==> flow/design.v <==
module EnhanceProcessor(RamInit, Enter, Input, Clock, Reset, Halt, Output
						, RamIn, RamOut, RamAddress, state);
	input Clock, Reset, Enter;
	input [7:0] Input;
	input RamInit;
	output Halt;
	output [7:0] Output, RamIn, RamOut;
	output [4:0] RamAddress;
	output [3:0] state;
	wire Aeq0, Apos; 	 
	wire [7:5] IR;		 
	wire IRload, JMPmux, PCload, Meminst, MemWr, Aload, Sub; 
	wire [1:0] Asel;	 
	wire Halt;
	processorCU	cu(Enter, Clock, Reset, Aeq0, Apos, IR, IRload, JMPmux, PCload, Meminst, MemWr, Aload, Sub,
					Asel, Halt, state);
	DP			dp(IRload, JMPmux, PCload, Meminst, MemWr, Asel,
					Aload, Reset, Clock, Sub, Input, RamInit,
					IR, Aeq0, Apos, Output, RamAddress, RamIn, RamOut);
endmodule
module Increment_module(Input, Output);
	parameter SIZE = 8;
	input [SIZE-1:0] Input;
	output [SIZE-1:0] Output;
	assign Output = Input+1;
	endmodule
module InsCycOp(
	input Clock, Reset,
	input IRload, JMPmux, PCload, Meminst,  
	input [7:0] D,
	output [4:0] out,
	output [7:5] IR	, 
	output [4:0] IRreg, PCreg
	);
	wire [4:0] INC_out, IR4to0;
	wire [4:0] JMPmux_out, Memist_out;
	wire [7:0] IRin, IRout;
	wire [4:0] PCin, PCout;
	assign IRin = D;
	assign IR = IRout [7:5];
	assign IR4to0 = IRout[4:0];
	assign PCin = JMPmux_out;
	assign out = Memist_out;
	assign IRreg = IR4to0;
	assign PCreg = PCout;
	Register #(.SIZE(8)) reg_IR(Clock, Reset, IRload, IRin, IRout);
	Register #(.SIZE(5)) reg_PC(Clock, Reset, PCload, PCin, PCout);
	mux_mod	#(.SIZE(5)) mux_JMP(INC_out, IR4to0, JMPmux, JMPmux_out);
	mux_mod	#(.SIZE(5)) mux_Meminst(PCout, IR4to0, Meminst, Memist_out);
	Increment_module #(.SIZE(5)) inc5bit(PCout, INC_out);
	endmodule
module InsSetOp(
	input Clock, Reset,
	input [7:0] Input,
	input [7:0] RamQ,
	input [1:0] Asel,  
	input Aload, Sub,  
	output Aeq0, Apos,  
	output [7:0] Output,
	output [7:0] AddSubOutput,
	output [7:0] MuxOutput
	);
	wire [7:0] AddSub_out, reg1_out, mux1_out, mux2_out, mux3_out;
	wire [1:0] Selector;
	wire [7:0] gnd = 8'b00000000;
	assign Selector = Asel;
	assign Output = reg1_out;
	assign Aeq0 = (reg1_out == 0)?1:0;
	assign Apos = ~(reg1_out[7]);
	assign Load = Aload;
	assign AddSubOutput = AddSub_out;
	assign MuxOutput = mux1_out;
	AddSub_mod #(.SIZE(8)) AddSub(Sub, reg1_out, RamQ, AddSub_out);
	assign mux1_out	= Asel[1]	? RamQ : (Asel[0] ? Input : AddSub_out);
	Register #(.SIZE(8)) regA(Clock, Reset, Load, mux1_out, reg1_out);
	endmodule
module Register (Clock, Reset, Load, Input, Output);
	parameter SIZE = 8;
	input Clock, Reset, Load;
	input [SIZE-1:0] Input;
	output reg [SIZE-1:0] Output;
	always@(posedge Clock, posedge Reset)
	begin
		if(Reset)
			Output <= 0;
		else
			begin
				if(Load)
					Output <= Input;
				else
					Output <= Output;
			end
	end
	endmodule
module AddSub_mod #(parameter SIZE = 8) (
	input Sub,
	input [SIZE-1:0] In1, In0,
	output [SIZE-1:0] Out
	);
	assign Out = Sub?(In1-In0):(In1+In0);
endmodule
module DP(IRload, JMPmux, PCload, Meminst, MemWr, Asel,
			Aload, Reset, Clock, Sub, Input, RamInit,
			IR, Aeq0, Apos, Output, ICOOutput, RamIn, RamQ);
	input IRload, JMPmux, PCload, Meminst, MemWr, Aload, Sub; 
	input [1:0] Asel;	 
	input Reset, Clock;
	input [7:0] Input;
	input RamInit;
	output [7:5] IR;	 
	output Aeq0, Apos;	 
	output [7:0] Output;
	output [4:0] ICOOutput;
	output [7:0] RamIn, RamQ;
	wire [7:0] RamD, RamQ, RamDInit;
	wire [4:0] Address, RamAddressInit;
	wire [7:0] IRD;
	wire [4:0] ICOOutput;	
	wire [4:0] IRreg, PCreg;
	wire [7:0] AddSubOutput, MuxOutput;
	wire WE;
	assign RamIn = RamD;
	assign RamOut = RamQ;
	assign RamAddress = Address;
	assign IRD = RamInit?0:RamQ;	
	assign RamD = Output;
	assign WE = MemWr;
	assign Address = ICOOutput;
	InsCycOp 	insCycOp(Clock, Reset, IRload, JMPmux, PCload, Meminst, IRD,
					ICOOutput, IR, IRreg, PCreg);
	InsSetOp	insSetOp(Clock, Reset, Input, RamQ, Asel, Aload,
						Sub, Aeq0, Apos, Output, AddSubOutput, MuxOutput);
	RamMemory  ram(Clock, RamInit, WE, RamD, Address, RamQ);
	endmodule
module mux_mod(In0, In1, Selector, Output);
	parameter SIZE = 8;
	input Selector;
	input [SIZE-1:0] In0, In1;
	output [SIZE-1:0] Output;
	assign Output = Selector?In1:In0;
	endmodule
module processorCU(
	input Enter, Clock, Reset,
	input Aeq0, Apos,  
	input [7:5] IR,    
	output reg IRload, JMPmux, PCload, Meminst, MemWr, Aload, Sub,  
	output reg [1:0] Asel,  
	output reg Halt,
	output reg [3:0] state
	);
	reg [3:0] nextstate;
	parameter	start 	= 4'b0000,
				fetch 	= 4'b0001,
				decode	= 4'b0010,
				load	= 4'b1000,
				store	= 4'b1001,
				add		= 4'b1010,
				sub		= 4'b1011,
				Input	= 4'b1100,
				jz		= 4'b1101,
				jpos	= 4'b1110,
				halt	= 4'b1111;
	always@(posedge Clock, posedge Reset)
	begin
		if(Reset)
			state <= start;
		else
			state <= nextstate;
	end
	always@(IR, state, Enter, Apos, Aeq0)
	begin
		case(state)
			start	: begin IRload=0; JMPmux=0; PCload=0; Meminst=0; MemWr=0; Asel=2'b00; Aload=0; Sub=0; Halt=0; nextstate=fetch ; end
			fetch	: begin IRload=1; JMPmux=0; PCload=1; Meminst=0; MemWr=0; Asel=2'b00; Aload=0; Sub=0; Halt=0; nextstate=decode; end
			decode	: begin IRload=0; JMPmux=0; PCload=0; Meminst=1; MemWr=0; Asel=2'b00; Aload=0; Sub=0; Halt=0; 
							case(IR)
								3'b000  : nextstate=load;
								3'b001  : nextstate=store;
								3'b010  : nextstate=add;
								3'b011  : nextstate=sub;
								3'b100  : nextstate=Input;
								3'b101  : nextstate=jz;
								3'b110  : nextstate=jpos;
								3'b111  : nextstate=halt;
								default : nextstate = start;
							endcase
					  end
			load	: begin IRload=0; JMPmux=0; PCload=0; Meminst=0; MemWr=0; Asel=2'b10; Aload=1; Sub=0; Halt=0; nextstate=start; end
			store	: begin IRload=0; JMPmux=0; PCload=0; Meminst=1; MemWr=1; Asel=2'b00; Aload=0; Sub=0; Halt=0; nextstate=start; end
			add		: begin IRload=0; JMPmux=1; PCload=0; Meminst=0; MemWr=0; Asel=2'b00; Aload=1; Sub=0; Halt=0; nextstate=start; end
			sub		: begin IRload=0; JMPmux=0; PCload=0; Meminst=0; MemWr=0; Asel=2'b00; Aload=1; Sub=1; Halt=0; nextstate=start; end
			Input	: begin IRload=0; JMPmux=0; PCload=0; Meminst=0; MemWr=0; Asel=2'b01; Aload=1; Sub=0; Halt=0; 
							if(Enter)
								nextstate=start; 
							else
								nextstate=Input;
					  end
			jz		: begin IRload=0; JMPmux=1; PCload=Aeq0; Meminst=0; MemWr=0; Asel=2'b00; Aload=0; Sub=0; Halt=0; nextstate=start; end
			jpos	: begin IRload=0; JMPmux=1; PCload=Apos; Meminst=0; MemWr=0; Asel=2'b00; Aload=0; Sub=0; Halt=0; nextstate=start; end
			halt	: begin IRload=0; JMPmux=0; PCload=0; Meminst=0; MemWr=0; Asel=2'b00; Aload=0; Sub=0; Halt=1; nextstate=halt	; end
			default : begin IRload=0; JMPmux=0; PCload=0; Meminst=0; MemWr=0; Asel=2'b00; Aload=0; Sub=0; Halt=0; nextstate=fetch	; end  
		endcase
	end
endmodule
module RamMemory(clock, RamInit, WE, D, Address, Q);
	parameter SIZE = 8, addressSIZE = 5;
	input clock, RamInit, WE;
	input [SIZE-1:0] D;
	input [addressSIZE-1:0] Address;
	output reg [SIZE-1:0] Q;
	reg [SIZE-1:0] Memory [1<<addressSIZE:0]; 
	always@(posedge clock) begin
		if(WE)
			Memory[Address] = D;
		else
			Q = Memory[Address];
	end
	endmodule
======== From RTL to reports: EnhanceProcessor ========
Tool output for the design above, in the order of the flow.
Line numbers count from 1 in the design file above.
Not given: n/a
set-up
  top ..................................... EnhanceProcessor
  clock port .............................. Clock
  standard-cell library ................... sky130hd
  library corner .......................... tt_025C_1v80

======== Word level ========
Source: Yosys, flattened and elaborated. Widths are those after wreduce. Registers that Yosys merges into a memory's read port (data or address) are not register bits. Print and check cells do not count. Equal cells are merged and count once.
Memory sizes are those after Yosys's memory passes, which may raise the word count (mostly to a power of two), join words into wider ones and drop unused or constant bits.
word-level totals
  register bits ........................... 289
  ROM bits ................................ 24
  memories kept ........................... 1
  bits of input ports ..................... 12
  output and inout port bits .............. 34
  cells after elaboration ................. 236
memory list
  name              words  width  read ports  wr ports  RTL line  text
  (name not given)  8      3      1           0         176       case(IR)
operators by class
  add/subtract/negate cells ............... 3
  eq/ne operators ......................... 41
  mux-type cells .......................... 51
  bitwise operators ....................... 33
  reduce/logical cells .................... 70
operator list
  operator                                              count
  OR reduction 31 bit                                   32
  2-to-1 mux 8 bit                                      36
  parallel mux 8 bit (select 32 bit)                    1
  equality test 5 bit (second input constant)           16
  AND reduction 2 bit                                   32
  equality test 5 x 4 -> 1 bit (second input constant)  8
  inverter 1 bit                                        33
  equality test 4 bit (second input constant)           8
  equality test 5 x 3 -> 1 bit (second input constant)  4
  parallel mux 4 bit (select 5 bit)                     1
  equality test 5 x 2 -> 1 bit (second input constant)  2
  2-to-1 mux 5 bit                                      2
  adder 8 bit                                           1
  subtractor 8 bit                                      1
  zero test 8 bit                                       1
  2-to-1 mux 1 bit                                      8
  OR reduction 6 bit                                    1
  adder 5 x 1 -> 5 bit (second input constant)          1
  equality test 5 x 1 -> 1 bit (second input constant)  1
  zero test 5 bit                                       1
  equality test 4 x 1 -> 1 bit (second input constant)  1
  equality test 4 x 2 -> 1 bit (second input constant)  1
  OR reduction 4 bit                                    1
  parallel mux 2 bit (select 2 bit)                     1
  2-to-1 mux 4 bit                                      1
  OR reduction 3 bit                                    1
  parallel mux 1 bit (select 3 bit)                     1
  OR reduction 2 bit                                    1

======== Logic depth ========
Depth = most cells in a row (Yosys ltp): at word level without a register or memory, in the mapped netlist without a sequential cell, where the memories' decode and read muxes count.
depth
  depth in word-level cells ............... 8
  ABC_AREA ................................ 0
  gate-level depth with buffers ........... 17
  gate-level depth less buffers ........... 14

======== Synthesis result ========
The flow's flattened synthesis, as Yosys stat reports it; memories are mapped. The netlist is that of the ABC_AREA named above (0 if unset); the other value can give another one.
synthesis totals
  cells in the netlist .................... 874
  chip area (Yosys) ....................... 12164.2 um^2
  area of sequential cells ................ 8553.2 um^2
  mapped flip-flops ....................... 289
  buffer cells ............................ 40
cells by type
  cell type                  count  area in all (um^2)
  sky130_fd_sc_hd__edfxtp_1  264    7.93E+03
  sky130_fd_sc_hd__dfrtp_1   25     625.6
  sky130_fd_sc_hd__a22oi_1   58     435.418
  sky130_fd_sc_hd__nand2_1   83     311.549
  sky130_fd_sc_hd__nor2_1    76     285.274
  sky130_fd_sc_hd__o21ai_0   40     200.192
  sky130_fd_sc_hd__a21oi_1   36     180.173
  sky130_fd_sc_hd__mux2i_1   17     170.163
  sky130_fd_sc_hd__nand3_1   23     115.11
  sky130_fd_sc_hd__buf_4     15     112.608
  sky130_fd_sc_hd__ha_1      9      112.608
  sky130_fd_sc_hd__xnor2_1   11     96.342
  sky130_fd_sc_hd__nand4_1   15     93.84
  sky130_fd_sc_hd__nor3_1    18     90.086
  sky130_fd_sc_hd__a221oi_1  10     87.584
  sky130_fd_sc_hd__a22o_1    9      78.826
  sky130_fd_sc_hd__a221oi_2  4      60.058
  sky130_fd_sc_hd__nand2b_1  9      56.304
Other cell types: 55; their cells: 152.
The figures by module come from a second, unflattened synthesis with its own total; it is not the netlist above.
second synthesis, totals
  cells (unflattened synthesis) ........... 920
  area (unflattened synthesis) ............ 12877.4 um^2
Rows give one instance, submodules left out.
modules
  module                      instances  cells  area (um^2)  sequential area (um^2)
  RamMemory                   1          707    10790.3      7927.6
  Register #(SIZE=8)          2          18     335.3        200.2
  AddSub_mod #(SIZE=8)        1          57     427.9        0.0
  processorCU                 1          46     342.8        100.1
  Register #(SIZE=5)          1          11     185.2        125.1
  InsSetOp                    1          30     185.2        0.0
  mux_mod #(SIZE=5)           2          5      56.3         0.0
  DP                          1          16     110.1        0.0
  Increment_module #(SIZE=5)  1          7      52.6         0.0
  EnhanceProcessor            1          0      0.0          0.0
  InsCycOp                    1          0      0.0          0.0

======== Path before layout ========
Source: OpenSTA report_checks on the synthesized netlist (no wires, ideal clock, input and output delay 20% of the period each), path of least setup slack; recovery checks are left aside. Register names are those of the netlist, which keeps one name where synthesis merged equal registers.
timing post-synthesis
  kind .................................... reg-to-reg
  from .................................... register cu.state[3]
  to ...................................... register dp.insSetOp.regA.Output[7]
  clock period ............................ 6.69 ns
  setup time .............................. 0.095 ns
  launch time at the first pin ............ 0.000 ns
  data arrival time ....................... 3.109 ns
  required time ........................... 6.595 ns
  path slack .............................. 3.486 ns
  delay of the path ....................... 3.204 ns
  driving pins on the path ................ 17
  buffers on the path ..................... 3
  period reached after synthesis .......... 3.204 ns
"delay of the path" = arrival - input delay + setup time.
"driving pins on the path" counts driving pins, that of a launching flip-flop among them; a cell with two outputs on the path counts twice.
"period reached after synthesis" = period - worst setup slack (recovery checks aside). The figure is calculated, with input and output delays left at 20% of the set period.
Between the ends stands the longest chain of elaborated cells between them, by number of cells; it is not shown to be the way that was timed. Of several equally long chains one is given.
Each line given opens the expression or statement behind the cell; cells for indexed reads and writes are added by Yosys, which also makes memories of some case tables.
A register here has more assigning lines than the two given.
between the ends, post-synthesis
  path through ............................ sky130_fd_sc_hd__dfrtp_1 > sky130_fd_sc_hd__buf_4 > sky130_fd_sc_hd__buf_2 > sky130_fd_sc_hd__nor2b_1 > sky130_fd_sc_hd__and3_1 > sky130_fd_sc_hd__clkbuf_1 > sky130_fd_sc_hd__mux2i_1 > sky130_fd_sc_hd__ha_1 > sky130_fd_sc_hd__nor2b_1 > sky130_fd_sc_hd__o21ai_0 > sky130_fd_sc_hd__a21boi_0 > sky130_fd_sc_hd__o21ai_0 > sky130_fd_sc_hd__nand2b_1 > sky130_fd_sc_hd__a21o_1 > sky130_fd_sc_hd__a21oi_1 > sky130_fd_sc_hd__xnor2_1 > sky130_fd_sc_hd__o31ai_1
  length of the longest elaborated chain .. 5
  elaborated cells between the ends (all ways) .. 11
  RTL lines with such cells ............... 3
  classes of those cells .................. 4 x eq/ne; 6 x mux; 1 x reduce/logical
RTL lines, path post-synthesis
  item                 RTL line  text
  from (decl)          149       output reg [3:0] state
  from (assign)        166       state <= start;
  from (assign)        168       state <= nextstate;
  equality test 4 bit  172       case(state)
  2-to-1 mux 1 bit     172
  2-to-1 mux 8 bit     100       assign Out = Sub?(In1-In0):(In1+In0);
  2-to-1 mux 8 bit x2  74        assign mux1_out = Asel[1] ? RamQ : (Asel[0] ? Input : AddSub_out);
  to (assign)          89        Output <= Input;
  to (assign)          91        Output <= Output;
  to (decl)            81        output reg [SIZE-1:0] Output;

======== Worst path after layout ========
Path of least setup slack in the final report of job 1 (OpenROAD, finished layout, wires in). Where an end is a register, its clock arrival counts in the times.
timing post-layout
  kind .................................... reg-to-output
  from .................................... register cu.state[2]
  to ...................................... output RamAddress[0]
  clock period ............................ 3.33 ns
  output delay ............................ 0.67 ns
  launch time at the first pin ............ 0.57 ns
  data arrival time ....................... 2.58 ns
  required time ........................... 2.66 ns
  path slack .............................. 0.08 ns
  driving pins on the path ................ 10
  buffers on the path ..................... 5
Between the ends stands the longest chain of elaborated cells between them, by number of cells; it is not shown to be the way that was timed. Of several equally long chains one is given.
between the ends, post-layout
  path through ............................ sky130_fd_sc_hd__dfrtp_2 > sky130_fd_sc_hd__buf_12 > sky130_fd_sc_hd__buf_4 > sky130_fd_sc_hd__nor4b_2 > sky130_fd_sc_hd__o21ai_1 > sky130_fd_sc_hd__o211ai_2 > sky130_fd_sc_hd__inv_2 > sky130_fd_sc_hd__buf_4 > sky130_fd_sc_hd__buf_4 > sky130_fd_sc_hd__dlygate4sd2_1
  length of the longest elaborated chain .. 4
  elaborated cells between the ends (all ways) .. 5
  RTL lines with such cells ............... 2
  classes of those cells .................. 2 x eq/ne; 2 x mux; 1 x reduce/logical
RTL lines, path post-layout
  item                 RTL line  text
  from (decl)          149       output reg [3:0] state
  from (assign)        166       state <= start;
  from (assign)        168       state <= nextstate;
  equality test 4 bit  172       case(state)
  OR reduction 2 bit   n/a
  2-to-1 mux 1 bit     172
  2-to-1 mux 5 bit     140       assign Output = Selector?In1:In0;
  to (decl)            8         output [4:0] RamAddress;

Memo
Re: implementation data of EnhanceProcessor

Flow measurements of EnhanceProcessor on sky130hd: 2 stored runs with different settings, listed in no order. Input and output delays are each 20% of the period that was set; the output load is 0.01 pF.
"overall power" is the tool's figure for a default switching activity; nothing was simulated.

======== job 1 ========
==> flow/run.sh <==
#!/bin/bash
# the make line also repeats the synthesis and layout settings of config.mk as NAME=value (left out here)
make -C /OpenROAD-flow-scripts/flow DESIGN_CONFIG=/design/flow/config.mk WORK_HOME=/design/flow/orfs CLKGATE_MAP_FILE= finish
==> flow/config.mk <==
export PLATFORM = sky130hd
export DESIGN_NAME = EnhanceProcessor
export DESIGN_NICKNAME = EnhanceProcessor
export VERILOG_FILES = /design/flow/design.v
export SDC_FILE = /design/flow/constraint.sdc
export NUM_CORES = 4
export LEC_CHECK = 0
export CAP_MARGIN = 20
export CELL_PAD_IN_SITES_GLOBAL_PLACEMENT = 2
export CORE_ASPECT_RATIO = 1.51
export CORE_MARGIN = 6
export CORE_UTILIZATION = 31
export CTS_CLUSTER_DIAMETER = 207
export GPL_ROUTABILITY_DRIVEN = 0
export MAX_ROUTING_LAYER = met5
export PLACE_DENSITY_LB_ADDON = 0.08
export SLEW_MARGIN = 40
==> flow/constraint.sdc <==
create_clock -name core_clock -period 3.33 [get_ports {Clock}]
set_input_delay 0.6660 -clock core_clock [delete_from_list [all_inputs] [get_ports {Clock}]]
set_output_delay 0.6660 -clock core_clock [all_outputs]
set_load 0.01 [all_outputs]

-------- measured, job 1 --------
  area of the die ......................... 44237.9 um^2
  utilization ............................. 0.402
  setup slack of the worst path ........... 0.082 ns
  overall power ........................... 16925 uW
  cell area after synthesis ............... 12164.2 um^2

======== job 2 ========
==> flow/run.sh <==
#!/bin/bash
# the make line also repeats the synthesis and layout settings of config.mk as NAME=value (left out here)
make -C /OpenROAD-flow-scripts/flow DESIGN_CONFIG=/design/flow/config.mk WORK_HOME=/design/flow/orfs CLKGATE_MAP_FILE= finish
==> flow/config.mk <==
export PLATFORM = sky130hd
export DESIGN_NAME = EnhanceProcessor
export DESIGN_NICKNAME = EnhanceProcessor
export VERILOG_FILES = /design/flow/design.v
export SDC_FILE = /design/flow/constraint.sdc
export NUM_CORES = 4
export LEC_CHECK = 0
export CAP_MARGIN = 20
export CORE_MARGIN = 2
export CORE_UTILIZATION = 40
export SLEW_MARGIN = 20
==> flow/constraint.sdc <==
create_clock -name core_clock -period 4.0 [get_ports {Clock}]
set_input_delay 0.8000 -clock core_clock [delete_from_list [all_inputs] [get_ports {Clock}]]
set_output_delay 0.8000 -clock core_clock [all_outputs]
set_load 0.01 [all_outputs]

-------- measured, job 2 --------
  area of the die ......................... 31821.2 um^2
  utilization ............................. 0.482
  setup slack of the worst path ........... 0.124 ns
  overall power ........................... 12715 uW
  cell area after synthesis ............... 12164.2 um^2
