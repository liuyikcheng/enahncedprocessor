==> flow/design.v <==
module InsLoadForRam(
	input Clock, Reset, RamSelect,
	output reg [4:0] Address,
	output reg [7:0] D
	);
	integer i = 0;
	always@(posedge Clock, posedge Reset)
		begin
			if(Reset)
				begin
					Address <= 0;
					D <= 0;
				end
			else
				begin
					if(RamSelect) begin
						case(i)
						0: begin D <= 8'b10000000; Address <= 0; end
						1: begin D <= 8'b00111110; Address <= 1; end
						2: begin D <= 8'b10000000; Address <= 2; end
						3: begin D <= 8'b00111111; Address <= 3; end
						4: begin D <= 8'b00011110; Address <= 4; end
						5: begin D <= 8'b01111111; Address <= 5; end
						6: begin D <= 8'b11111111; Address <= 6; end
						default:begin D <= 8'b00000000; Address <= 18; end
						endcase
						i <= i+1;
					end
					else	begin
					Address <= Address;
					D <= D;
					end
				end
		end
endmodule
# From RTL to reports: InsLoadForRam
# Tool output for the design above, in the order of the flow.
# Lines are those of the file above, counted from 1.
# Operators: Yosys type, input widths -> output width; for muxes data width and select width s.
# Cell names lack the library's common part.
# The mark - stands for no value.
[setup]
top = "InsLoadForRam"
clock = "Clock"
lib = "sky130hd"
lib_corner = "tt_025C_1v80"

# Word-level counts
# Counts by Yosys on the flattened word-level netlist (proc, flatten, opt, wreduce; memories kept). Register bits leave out memories and registers merged into their read ports (data or address); mux counts leave out enables and synchronous resets folded into registers. Print and check cells are left out. Cells with the same type and inputs are merged into one.
[word_totals]
elab_cells = 16
input_bits = 3
regBits = 45
output_inout_bits = 13
[op_classes]
bitwise = 1
mux = 2
n_eq = 6
n_reduce_logical = 3
add_sub_neg = 1
[ops]
columns = ["operator", "n"]
rows = [
  ["$eq 32x3->1 const B", 3],
  ["$eq 32x2->1 const B", 2],
  ["$pmux 8 s6", 1],
  ["$pmux 5 s7", 1],
  ["$eq 32x1->1 const B", 1],
  ["$add 32x2->32 const B", 1],
  ["$logic_not 32->1", 1],
  ["$reduce_and 2->1", 1],
  ["$reduce_or 2->1", 1],
  ["$not 1->1", 1],
]

# Depth
# Longest topological path by Yosys (ltp), each cell counted once; first at word level (registers and memories cut), then after technology mapping (sequential cells cut; the memories' decode and read muxes count).
[logic_depth]
depth_word = 3
ABC_AREA = 1
mapped_depth = 12
depth_no_buf = 12

# Mapped cells and area
# The flow's flattened synthesis, as Yosys stat reports it; memories are mapped. The netlist is that of the ABC_AREA named above (0 if unset); the other value can give another one.
[by_type]
columns = ["cell_type", "n", "type_area_um2"]
rows = [
  ["edfxtp_1", 32, 960.922],
  ["dfrtp_1", 9, 225.216],
  ["nand2_1", 48, 180.173],
  ["nor2_1", 48, 180.173],
  ["xor2_1", 20, 175.168],
  ["inv_1", 24, 90.086],
  ["xnor2_1", 10, 87.584],
  ["nand3_1", 17, 85.082],
  ["nand4_1", 10, 62.56],
  ["ha_1", 4, 50.048],
  ["nor3_1", 9, 45.043],
  ["buf_4", 5, 37.536],
  ["nor2_4", 3, 33.782],
  ["nand2_2", 5, 31.28],
  ["a21oi_1", 5, 25.024],
  ["nor2_2", 4, 25.024],
  ["nor4_1", 4, 25.024],
  ["nor3b_4", 1, 18.768],
]
# Not listed: further types 11, cells in them 13.
[synth_totals]
synth_area_mm2 = 0.0024311
ff_cells = 41
mapped_cells = 271
n_buf = 6
sequential_area_mm2 = 0.0011861

# Path before layout
# Source: OpenSTA report_checks on the synthesized netlist (no wires, ideal clock, input and output delay 20% of the period each), path of least setup slack; recovery checks are left aside. Register names are those of the netlist, which keeps one name where synthesis merged equal registers.
[synth_path]
kind = "input to register"
start = "in RamSelect"
end = "reg i[0]"
clock_period_ns = 3.11
launch_ns = 0.622
path_buffers = 1
t_arrival_ns = 2.399
input_delay_ns = 0.622
setup_slack_ns = 0.290
delay_ns = 2.198
driving_pins = 3
t_required_ns = 2.689
setup_time_ns = 0.421
period_less_setup_slack_ns = 2.82
# "delay_ns" = arrival - input delay + setup time.
# "driving_pins": output pins that drive a net of the path, with the launching flip-flop's if there is one; two outputs of one cell count as two.
# "period_less_setup_slack_ns" is the clock period less the worst setup slack; recovery checks do not enter. This is arithmetic on one report: input and output delays are still those of the set period (20% each).
# The rows between start and end are the longest chain of elaborated cells between them; the timing report does not say that the signal goes this way. Where chains are equally long, one stands for them.
# A line is the first line of the expression or statement that the cell stems from. Yosys adds cells for indexed reads and writes and turns some case tables into memories.
[synth_via]
cell_sequence = "clkbuf_1 > inv_1 > nor2_1"
elab_chain_len = 1
cone_cells = 1
lines_between = 0
cone_classes = "reduce/logical: 1"
[synth_rtl]
columns = ["item", "line", "text"]
rows = [
  ["from (decl)", 2, "input Clock, Reset, RamSelect,"],
  ["$reduce_and 2->1", "-", ""],
  ["to (assign)", 27, "i <= i+1;"],
  ["to (decl)", 6, "integer i = 0;"],
]

# 2 stored runs of InsLoadForRam in the flow (synthesis by Yosys, layout by OpenROAD, sky130hd cells), in arbitrary order. Constraints: input delay and output delay 20% of the set period each, output load 0.01 pF.

[[run]]
name = "stored run 1"
[run.settings]
period_ns = 2.9
CORE_UTILIZATION = 59
SETUP_SLACK_MARGIN = -0.05
PLACE_DENSITY = 0.94
HOLD_SLACK_MARGIN = 0.28
CELL_PAD_IN_SITES_GLOBAL_PLACEMENT = 3
TNS_END_PERCENT = 10
ABC_AREA = 1
GPL_ROUTABILITY_DRIVEN = 1
SLEW_MARGIN = 40
MIN_ROUTING_LAYER = "met2"
CAP_MARGIN = 20
CORE_MARGIN = 2
[run.results]
outcome = "did not finish, placement stopped with GPL-0301"

[[run]]
name = "stored run 2"
[run.settings]
period_ns = 1.66
CORE_UTILIZATION = 48
PLACE_DENSITY_LB_ADDON = 0.04
CORE_ASPECT_RATIO = 0.75
CELL_PAD_IN_SITES_DETAIL_PLACEMENT = 1
GPL_TIMING_DRIVEN = 1
CTS_CLUSTER_SIZE = 46
MIN_ROUTING_LAYER = "met2"
CAP_MARGIN = 20
CORE_MARGIN = 2
SLEW_MARGIN = 20
[run.results]
outcome = "did not finish, routing stopped with DPL-0033"
